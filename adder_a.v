==> flow/design.v <==
`timescale 1ns/1ns
module adder_a(clk, n1, n2, sum);
input clk;
input signed [15:0] n1, n2;
output reg signed [16:0] sum;
wire signed [16:0] sum_i_next;
assign sum_i_next = n1 + n2;
always @ (posedge clk)
	sum <= sum_i_next;
endmodule
### Reports on adder_a

What the tools print for adder_a, step after step.
Lines are those of the file above, counted from 1.
Operators carry their Yosys type and port widths (W data, S select, Z words).
Library cell names are shortened.
The mark - stands for no value.

| set-up | value |
|---|---|
| top | adder_a |
| clock port | clk |
| standard-cell library | sky130hd |
| library corner | tt_025C_1v80 |

### After elaboration

Yosys after proc, flatten, opt, wreduce and memory -nomap, before mapping. Enables and synchronous resets that opt folds into registers are not counted as muxes. Memory bits, and registers merged into a memory's read port (data or address), are not among the register bits. Print and check cells are not counted. Equal cells are merged and count once.

| operators by class | value |
|---|---|
| $add $sub $neg | 1 |

Operators with widths:

| kind | count |
|---|---|
| $add A16 B16 Y17 | 1 |

| bit counts | value |
|---|---|
| output and inout bits | 17 |
| elaborated cells | 2 |
| register bits after elaboration | 17 |
| input port bits | 33 |

### Longest topological paths

Depth = most cells in a row (Yosys ltp): at word level without a register or memory, in the mapped netlist without a sequential cell, where the memories' decode and read muxes count.

| depth | value |
|---|---|
| depth in word-level cells | 1 |
| ABC_AREA | 1 |
| depth in mapped cells | 10 |
| gate-level depth less buffers | 10 |

### Netlist

Source: synth_stat.txt of the flow (Yosys; design flattened, memories mapped). It holds for the ABC_AREA given above (unset counts as 0); a run with the other value may have another netlist.
The area totals of this step are shown rounded.

| synthesis totals | value |
|---|---|
| buffer cells | 0 |
| flip-flop cells | 17 |
| mapped cells | 212 |
| area of sequential cells | 340.3 um^2 |
| mapped area | 1351 um^2 |

Cells by type:

| cell type | count | area in all (um^2) |
|---|---|---|
| dfxtp_1 | 17 | 340.326 |
| nand2_1 | 83 | 311.549 |
| ha_1 | 16 | 200.192 |
| inv_1 | 39 | 146.39 |
| nand2_2 | 11 | 68.816 |
| nand3_1 | 10 | 50.048 |
| xor2_1 | 5 | 43.792 |
| a21oi_1 | 8 | 40.038 |
| nor3_2 | 4 | 40.038 |
| nor2_1 | 8 | 30.029 |
| fa_1 | 1 | 20.019 |
| xnor2_1 | 2 | 17.517 |
| inv_2 | 4 | 15.014 |
| nand3b_1 | 2 | 15.014 |
| or2_1 | 2 | 12.512 |

### Timing after synthesis

Path of least setup slack by OpenSTA after synthesis, without wires, with an ideal clock, recovery checks aside; 20% of the period is set as input and as output delay. Where synthesis merged equal registers, the netlist keeps one of their names.

| timing after synthesis | value |
|---|---|
| path type | input to register |
| from | input port n1[0] |
| to | register sum[16] |
| setup slack | 0.503 ns |
| launch time at the first pin | 0.428 ns |
| library setup time | 0.112 ns |
| clock period | 2.14 ns |
| path buffers | 0 |
| required time | 2.028 ns |
| data arrival time | 1.524 ns |
| input delay | 0.428 ns |
| path delay | 1.208 ns |
| driving pins on the path | 10 |
| synthesis period reached | 1.637 ns |

"path delay" is the arrival time less input delay plus setup time.
"driving pins on the path": output pins that drive a net of the path, with the launching flip-flop's if there is one; two outputs of one cell count as two.
"synthesis period reached" = period - worst setup slack (recovery checks aside). The figure is calculated, with input and output delays left at 20% of the set period.
Between the ends stands the longest chain of elaborated cells between them, by number of cells; it is not shown to be the way that was timed. Of several equally long chains one is given.
A line is the first line of the expression or statement that the cell stems from. Yosys adds cells for indexed reads and writes and turns some case tables into memories.

| on the way, after synthesis | value |
|---|---|
| cell sequence | ha_1 -> fa_1 -> nand2_1 -> nand2_1 -> nand3_1 -> nand2_2 -> nand2_1 -> nand2_1 -> nand2_1 -> nand2_1 |
| cells in the longest elaborated chain | 1 |
| elaborated cells between the ends (all ways) | 1 |
| RTL lines with such cells | 1 |
| classes of those cells | 1 x add/sub |

Ends and longest elaborated chain, after synthesis:

| item | line | RTL |
|---|---|---|
| start: declaration | 4 | `input signed [15:0] n1, n2;` |
| $add A16 B16 Y17 | 7 | `assign sum_i_next = n1 + n2;` |
| end: assignment | 9 | `sum <= sum_i_next;` |
| end: declaration | 5 | `output reg signed [16:0] sum;` |

### Timing after layout

From the final timing report of flow run 1: the path of least setup slack in the routed layout; clock arrival at registers is part of the times.

| timing post-layout | value |
|---|---|
| path type | input to register |
| from | input port n1[0] |
| to | register sum[16] |
| library setup time | 0.10 ns |
| input delay | 0.47 ns |
| path buffers | 1 |
| launch time at the first pin | 0.47 ns |
| setup slack | 0.42 ns |
| required time | 2.50 ns |
| data arrival time | 2.09 ns |
| driving pins on the path | 11 |
| clock period | 2.35 ns |

Between the ends stands the longest chain of elaborated cells between them, by number of cells; it is not shown to be the way that was timed. Of several equally long chains one is given.

| on the way, post-layout | value |
|---|---|
| cell sequence | clkdlybuf4s50_1 -> ha_1 -> fa_1 -> nand2_1 -> nand2_1 -> nand3_1 -> nand2_2 -> nand2_1 -> nand2_1 -> nand2_1 -> nand2_1 |
| cells in the longest elaborated chain | 1 |
| elaborated cells between the ends (all ways) | 1 |
| RTL lines with such cells | 1 |
| classes of those cells | 1 x add/sub |

Ends and longest elaborated chain, post-layout:

| item | line | RTL |
|---|---|---|
| start: declaration | 4 | `input signed [15:0] n1, n2;` |
| $add A16 B16 Y17 | 7 | `assign sum_i_next = n1 + n2;` |
| end: assignment | 9 | `sum <= sum_i_next;` |
| end: declaration | 5 | `output reg signed [16:0] sum;` |

==> runs of adder_a <==
Measured data: module adder_a, platform sky130hd, 2 stored runs of the flow under differing settings, order arbitrary. Input and output delays are each 20% of the period that was set; the output load is 0.01 pF.
"worst path time" = time allowed to the worst setup path (clock period - input delay - output delay, where it has them) - its slack; a late launch clock adds to it, a late capture clock takes from it.
"power": no workload was simulated; the value follows from the tool's default switching activity.
Measured values are rounded.

## Flow run 1

==> flow/run.sh <==
#!/bin/bash
# the make line also repeats the synthesis and layout settings of config.mk as NAME=value (left out here)
make -C /OpenROAD-flow-scripts/flow DESIGN_CONFIG=/design/flow/config.mk WORK_HOME=/design/flow/orfs CLKGATE_MAP_FILE= finish
==> flow/config.mk <==
export PLATFORM = sky130hd
export DESIGN_NAME = adder_a
export DESIGN_NICKNAME = adder_a
export VERILOG_FILES = /design/flow/design.v
export SDC_FILE = /design/flow/constraint.sdc
export NUM_CORES = 4
export LEC_CHECK = 0
export ABC_AREA = 1
export CAP_MARGIN = 20
export CORE_MARGIN = 8
export CORE_UTILIZATION = 33
export CTS_CLUSTER_DIAMETER = 338
export CTS_CLUSTER_SIZE = 60
export GPL_ROUTABILITY_DRIVEN = 0
export MAX_ROUTING_LAYER = met5
export SLEW_MARGIN = 20
==> flow/constraint.sdc <==
create_clock -name core_clock -period 2.35 [get_ports {clk}]
set_input_delay 0.4700 -clock core_clock [delete_from_list [all_inputs] [get_ports {clk}]]
set_output_delay 0.4700 -clock core_clock [all_outputs]
set_load 0.01 [all_outputs]

| result of flow run 1 | value |
|---|---|
| synthesized cell area | 1351 um^2 |
| worst path time | 1.46 ns |
| worst setup path type | input to register |
| standard-cell area after layout | 1951 um^2 |
| total negative slack on setup checks | 0.000 ns |
| lowest setup slack | 0.417 ns |
| power | 1027 uW |
| overall die area | 6398 um^2 |

## Flow run 2

==> flow/run.sh <==
#!/bin/bash
# the make line also repeats the synthesis and layout settings of config.mk as NAME=value (left out here)
make -C /OpenROAD-flow-scripts/flow DESIGN_CONFIG=/design/flow/config.mk WORK_HOME=/design/flow/orfs CLKGATE_MAP_FILE= finish
==> flow/config.mk <==
export PLATFORM = sky130hd
export DESIGN_NAME = adder_a
export DESIGN_NICKNAME = adder_a
export VERILOG_FILES = /design/flow/design.v
export SDC_FILE = /design/flow/constraint.sdc
export NUM_CORES = 4
export LEC_CHECK = 0
export CAP_MARGIN = 20
export CELL_PAD_IN_SITES_DETAIL_PLACEMENT = 1
export CORE_ASPECT_RATIO = 0.58
export CORE_MARGIN = 2
export CORE_UTILIZATION = 69
export CTS_CLUSTER_SIZE = 57
export GPL_ROUTABILITY_DRIVEN = 0
export GPL_TIMING_DRIVEN = 0
export MAX_ROUTING_LAYER = met4
export PLACE_DENSITY_LB_ADDON = 0.24
export SLEW_MARGIN = 20
==> flow/constraint.sdc <==
create_clock -name core_clock -period 3.33 [get_ports {clk}]
set_input_delay 0.6660 -clock core_clock [delete_from_list [all_inputs] [get_ports {clk}]]
set_output_delay 0.6660 -clock core_clock [all_outputs]
set_load 0.01 [all_outputs]

Flow run 2: stopped before the end: placement reported FLW-0024
