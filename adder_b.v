==> flow/design.v <==
`timescale 1ns/1ns
module adder_b(clk, n1, n2, sum);
input clk;
input signed [15:0] n1, n2;
output reg signed [16:0] sum;
reg signed [8:0] sum_LSB_1;
reg signed [15:8] n1_reg1, n2_reg1;
wire signed [8:0] sum_LSB;
wire signed [16:8] sum_MSB;
wire signed [16:0] sum_next;
assign sum_LSB = n1[7:0] + n2[7:0];  
always @ (posedge clk) begin
	sum_LSB_1 = sum_LSB;
	n1_reg1 <= n1[15:8];
	n2_reg1 <= n2[15:8];
end
assign sum_MSB = n1_reg1 + n2_reg1 + sum_LSB[8];
assign sum_next = sum_MSB + sum_LSB;
always @ (posedge clk) begin
	sum <= sum_next;
end
endmodule
## Reports on adder_b

The steps from the RTL of adder_b to its reports follow in flow order.
Lines are those of the file above, counted from 1.
Operators: Yosys type, input widths -> output width; for muxes data width and select width s.
A cell with n/a has no value.

| set-up | value |
|---|---|
| design top | adder_b |
| clock port | clk |
| library | sky130hd |
| library corner | tt_025C_1v80 |

## After elaboration

Counts by Yosys on the flattened word-level netlist (proc, flatten, opt, wreduce; memories kept). Register bits leave out memories and registers merged into their read ports (data or address); mux counts leave out enables and synchronous resets folded into registers. Print and check cells are left out. Cells with the same type and inputs are merged into one.

| word-level totals | value |
|---|---|
| register bits after elaboration | 26 |
| input bits | 33 |
| output and inout port bits | 17 |
| cells after elaboration | 7 |

| cells by class | value |
|---|---|
| add/sub/neg operators | 4 |

Operators by type and width:

| cell | count |
|---|---|
| $add 8x8->9 | 2 |
| $add 9x9->10 | 1 |
| $add 9x1->9 | 1 |

## Logic depth

Yosys ltp: most cells in a row. Word level: on the elaborated netlist, between registers, memories and ports. Mapped: between sequential cells and ports; inverters and the memories' decode and read muxes count.

| depth | value |
|---|---|
| depth after elaboration | 3 |
| ABC_AREA | 0 |
| mapped depth | 21 |
| gate-level depth less buffers | 21 |

## Synthesis result

Source: synth_stat.txt of the flow (Yosys; design flattened, memories mapped). It holds for the ABC_AREA given above (unset counts as 0); a run with the other value may have another netlist.

Cells by type:

| cell type | count | total area (um^2) |
|---|---|---|
| sky130_fd_sc_hd__dfxtp_1 | 26 | 520.499 |
| sky130_fd_sc_hd__ha_1 | 24 | 300.288 |
| sky130_fd_sc_hd__xnor2_1 | 13 | 113.859 |
| sky130_fd_sc_hd__fa_1 | 4 | 80.077 |
| sky130_fd_sc_hd__buf_4 | 7 | 52.55 |
| sky130_fd_sc_hd__a21oi_1 | 10 | 50.048 |
| sky130_fd_sc_hd__inv_1 | 12 | 45.043 |
| sky130_fd_sc_hd__xor2_1 | 5 | 43.792 |
| sky130_fd_sc_hd__nor2_1 | 11 | 41.29 |
| sky130_fd_sc_hd__nor3_1 | 5 | 25.024 |
| sky130_fd_sc_hd__o21ai_0 | 5 | 25.024 |
| sky130_fd_sc_hd__a211oi_1 | 3 | 22.522 |
| sky130_fd_sc_hd__a21o_1 | 3 | 22.522 |
| sky130_fd_sc_hd__nand2_1 | 6 | 22.522 |
| sky130_fd_sc_hd__nor2b_1 | 3 | 18.768 |
| sky130_fd_sc_hd__a31oi_1 | 2 | 12.512 |
| sky130_fd_sc_hd__and2_1 | 2 | 12.512 |
| sky130_fd_sc_hd__and3_1 | 2 | 12.512 |

Other cell types: 16; their cells: 18.

| synthesis totals | value |
|---|---|
| mapped cells | 161 |
| cell area after synthesis | 0.0015552 mm^2 |
| area of sequential cells | 0.0005205 mm^2 |
| flip-flop cells | 26 |
| buffers | 7 |

## Worst setup path after synthesis

OpenSTA on the mapped netlist: ideal clock, no wires. The path of least setup slack (recovery checks aside). Input and output delay are each 20% of the period. Register names are those of the netlist, which keeps one name where synthesis merged equal registers.

| path after synthesis | value |
|---|---|
| path type | input-to-reg |
| start | in n1[0] |
| end | reg sum[9] |
| clock period | 4.5 ns |
| input delay | 0.900 ns |
| setup time | 0.075 ns |
| launch time at the first pin | 0.900 ns |
| arrival time | 4.171 ns |
| data required time | 4.425 ns |
| setup slack | 0.254 ns |
| path delay | 3.346 ns |
| stages | 21 |
| buffers on the path | 0 |
| synthesis period reached | 4.246 ns |

"path delay" = arrival - input delay + setup time.
"stages": output pins that drive a net of the path, with the launching flip-flop's if there is one; two outputs of one cell count as two.
"synthesis period reached" is the clock period less the worst setup slack; recovery checks do not enter. This is arithmetic on one report: input and output delays are still those of the set period (20% each).
The rows between start and end are the longest chain of elaborated cells between them; the timing report does not say that the signal goes this way. Where chains are equally long, one stands for them.
A line is the first line of the expression or statement that the cell stems from. Yosys adds cells for indexed reads and writes and turns some case tables into memories.

| on the way, after synthesis | value |
|---|---|
| cells stage by stage | sky130_fd_sc_hd__ha_1 -> sky130_fd_sc_hd__inv_1 -> sky130_fd_sc_hd__fa_1 -> sky130_fd_sc_hd__nor2b_1 -> sky130_fd_sc_hd__o21ai_0 -> sky130_fd_sc_hd__nand2b_1 -> sky130_fd_sc_hd__a31oi_1 -> sky130_fd_sc_hd__a21oi_1 -> sky130_fd_sc_hd__fa_1 -> sky130_fd_sc_hd__inv_1 -> sky130_fd_sc_hd__fa_1 -> sky130_fd_sc_hd__nor2b_1 -> sky130_fd_sc_hd__o21ai_0 -> sky130_fd_sc_hd__a21oi_1 -> sky130_fd_sc_hd__a211oi_1 -> sky130_fd_sc_hd__xnor2_1 -> sky130_fd_sc_hd__ha_1 -> sky130_fd_sc_hd__a21oi_1 -> sky130_fd_sc_hd__o21ai_0 -> sky130_fd_sc_hd__and3_1 -> sky130_fd_sc_hd__o22ai_1 |
| cells in the longest elaborated chain | 3 |
| elaborated cells on any way between the ends | 3 |
| source lines of those cells | 3 |
| those cells by class | add/sub: 3 |

Ends and longest elaborated chain, after synthesis:

| item | RTL line | source |
|---|---|---|
| from (decl) | 4 | `input signed [15:0] n1, n2;` |
| $add 8x8->9 | 11 | `assign sum_LSB = n1[7:0] + n2[7:0];` |
| $add 9x1->9 | 17 | `assign sum_MSB = n1_reg1 + n2_reg1 + sum_LSB[8];` |
| $add 9x9->10 | 18 | `assign sum_next = sum_MSB + sum_LSB;` |
| to (assign) | 20 | `sum <= sum_next;` |
| to (decl) | 5 | `output reg signed [16:0] sum;` |

## Timing after layout

From the final timing report of entry A: the path of least setup slack in the routed layout; clock arrival at registers is part of the times.

| path post-layout | value |
|---|---|
| path type | input-to-reg |
| start | in n1[0] |
| end | reg sum[8] |
| clock period | 2.88 ns |
| input delay | 0.58 ns |
| setup time | 0.09 ns |
| launch time at the first pin | 0.58 ns |
| arrival time | 3.99 ns |
| data required time | 3.10 ns |
| setup slack | -0.90 ns |
| stages | 20 |
| buffers on the path | 2 |

The rows between start and end are the longest chain of elaborated cells between them; the timing report does not say that the signal goes this way. Where chains are equally long, one stands for them.

| on the way, post-layout | value |
|---|---|
| cells stage by stage | sky130_fd_sc_hd__buf_8 -> sky130_fd_sc_hd__ha_4 -> sky130_fd_sc_hd__inv_2 -> sky130_fd_sc_hd__fa_2 -> sky130_fd_sc_hd__nor2b_2 -> sky130_fd_sc_hd__o21ai_2 -> sky130_fd_sc_hd__nand2b_1 -> sky130_fd_sc_hd__a31oi_2 -> sky130_fd_sc_hd__a21oi_4 -> sky130_fd_sc_hd__fa_2 -> sky130_fd_sc_hd__inv_2 -> sky130_fd_sc_hd__fa_2 -> sky130_fd_sc_hd__buf_4 -> sky130_fd_sc_hd__xnor2_4 -> sky130_fd_sc_hd__ha_4 -> sky130_fd_sc_hd__nor2b_2 -> sky130_fd_sc_hd__o2111ai_2 -> sky130_fd_sc_hd__nand3_2 -> sky130_fd_sc_hd__o41a_1 -> sky130_fd_sc_hd__xor2_1 |
| cells in the longest elaborated chain | 3 |
| elaborated cells on any way between the ends | 3 |
| source lines of those cells | 3 |
| those cells by class | add/sub: 3 |

Ends and longest elaborated chain, post-layout:

| item | RTL line | source |
|---|---|---|
| from (decl) | 4 | `input signed [15:0] n1, n2;` |
| $add 8x8->9 | 11 | `assign sum_LSB = n1[7:0] + n2[7:0];` |
| $add 9x1->9 | 17 | `assign sum_MSB = n1_reg1 + n2_reg1 + sum_LSB[8];` |
| $add 9x9->10 | 18 | `assign sum_next = sum_MSB + sum_LSB;` |
| to (assign) | 20 | `sum <= sum_next;` |
| to (decl) | 5 | `output reg signed [16:0] sum;` |

Ticket comment

Record of 2 stored runs of the RTL-to-layout flow on adder_b, platform sky130hd. The runs are unordered. Constraints: input delay and output delay 20% of the set period each, output load 0.01 pF.
"clock period achieved" is the run's clock period less its worst setup slack. It is reckoned from that one timing run; input and output delays stay at 20% of the period that was set.

#### Entry A

| setting | value |
|---|---|
| period_ns | `2.88` |
| CORE_UTILIZATION | `51` |
| SETUP_SLACK_MARGIN | `-0.06` |
| PLACE_DENSITY | `0.67` |
| CORE_MARGIN | `2` |
| GPL_TIMING_DRIVEN | `1` |
| CTS_CLUSTER_SIZE | `49` |
| CTS_CLUSTER_DIAMETER | `269` |
| CAP_MARGIN | `20` |
| SLEW_MARGIN | `20` |

| result | value |
|---|---|
| setup slack of the worst path | -0.895 ns |
| clock period achieved | 3.775 ns |
| final utilization | 87.4 % |
| die size | 0.003507 mm^2 |
| final worst hold slack | 0.585 ns |
| mapped cell area after synthesis | 0.0015552 mm^2 |

#### Entry B

| setting | value |
|---|---|
| period_ns | `3.19` |
| CORE_UTILIZATION | `41` |
| PLACE_DENSITY_LB_ADDON | `0.14` |
| CELL_PAD_IN_SITES_GLOBAL_PLACEMENT | `3` |
| CELL_PAD_IN_SITES_DETAIL_PLACEMENT | `1` |
| ABC_AREA | `1` |
| GPL_ROUTABILITY_DRIVEN | `1` |
| SLEW_MARGIN | `15` |
| MAX_ROUTING_LAYER | `met4` |
| CAP_MARGIN | `20` |
| CORE_MARGIN | `2` |

Incomplete, placement halted on FLW-0024.
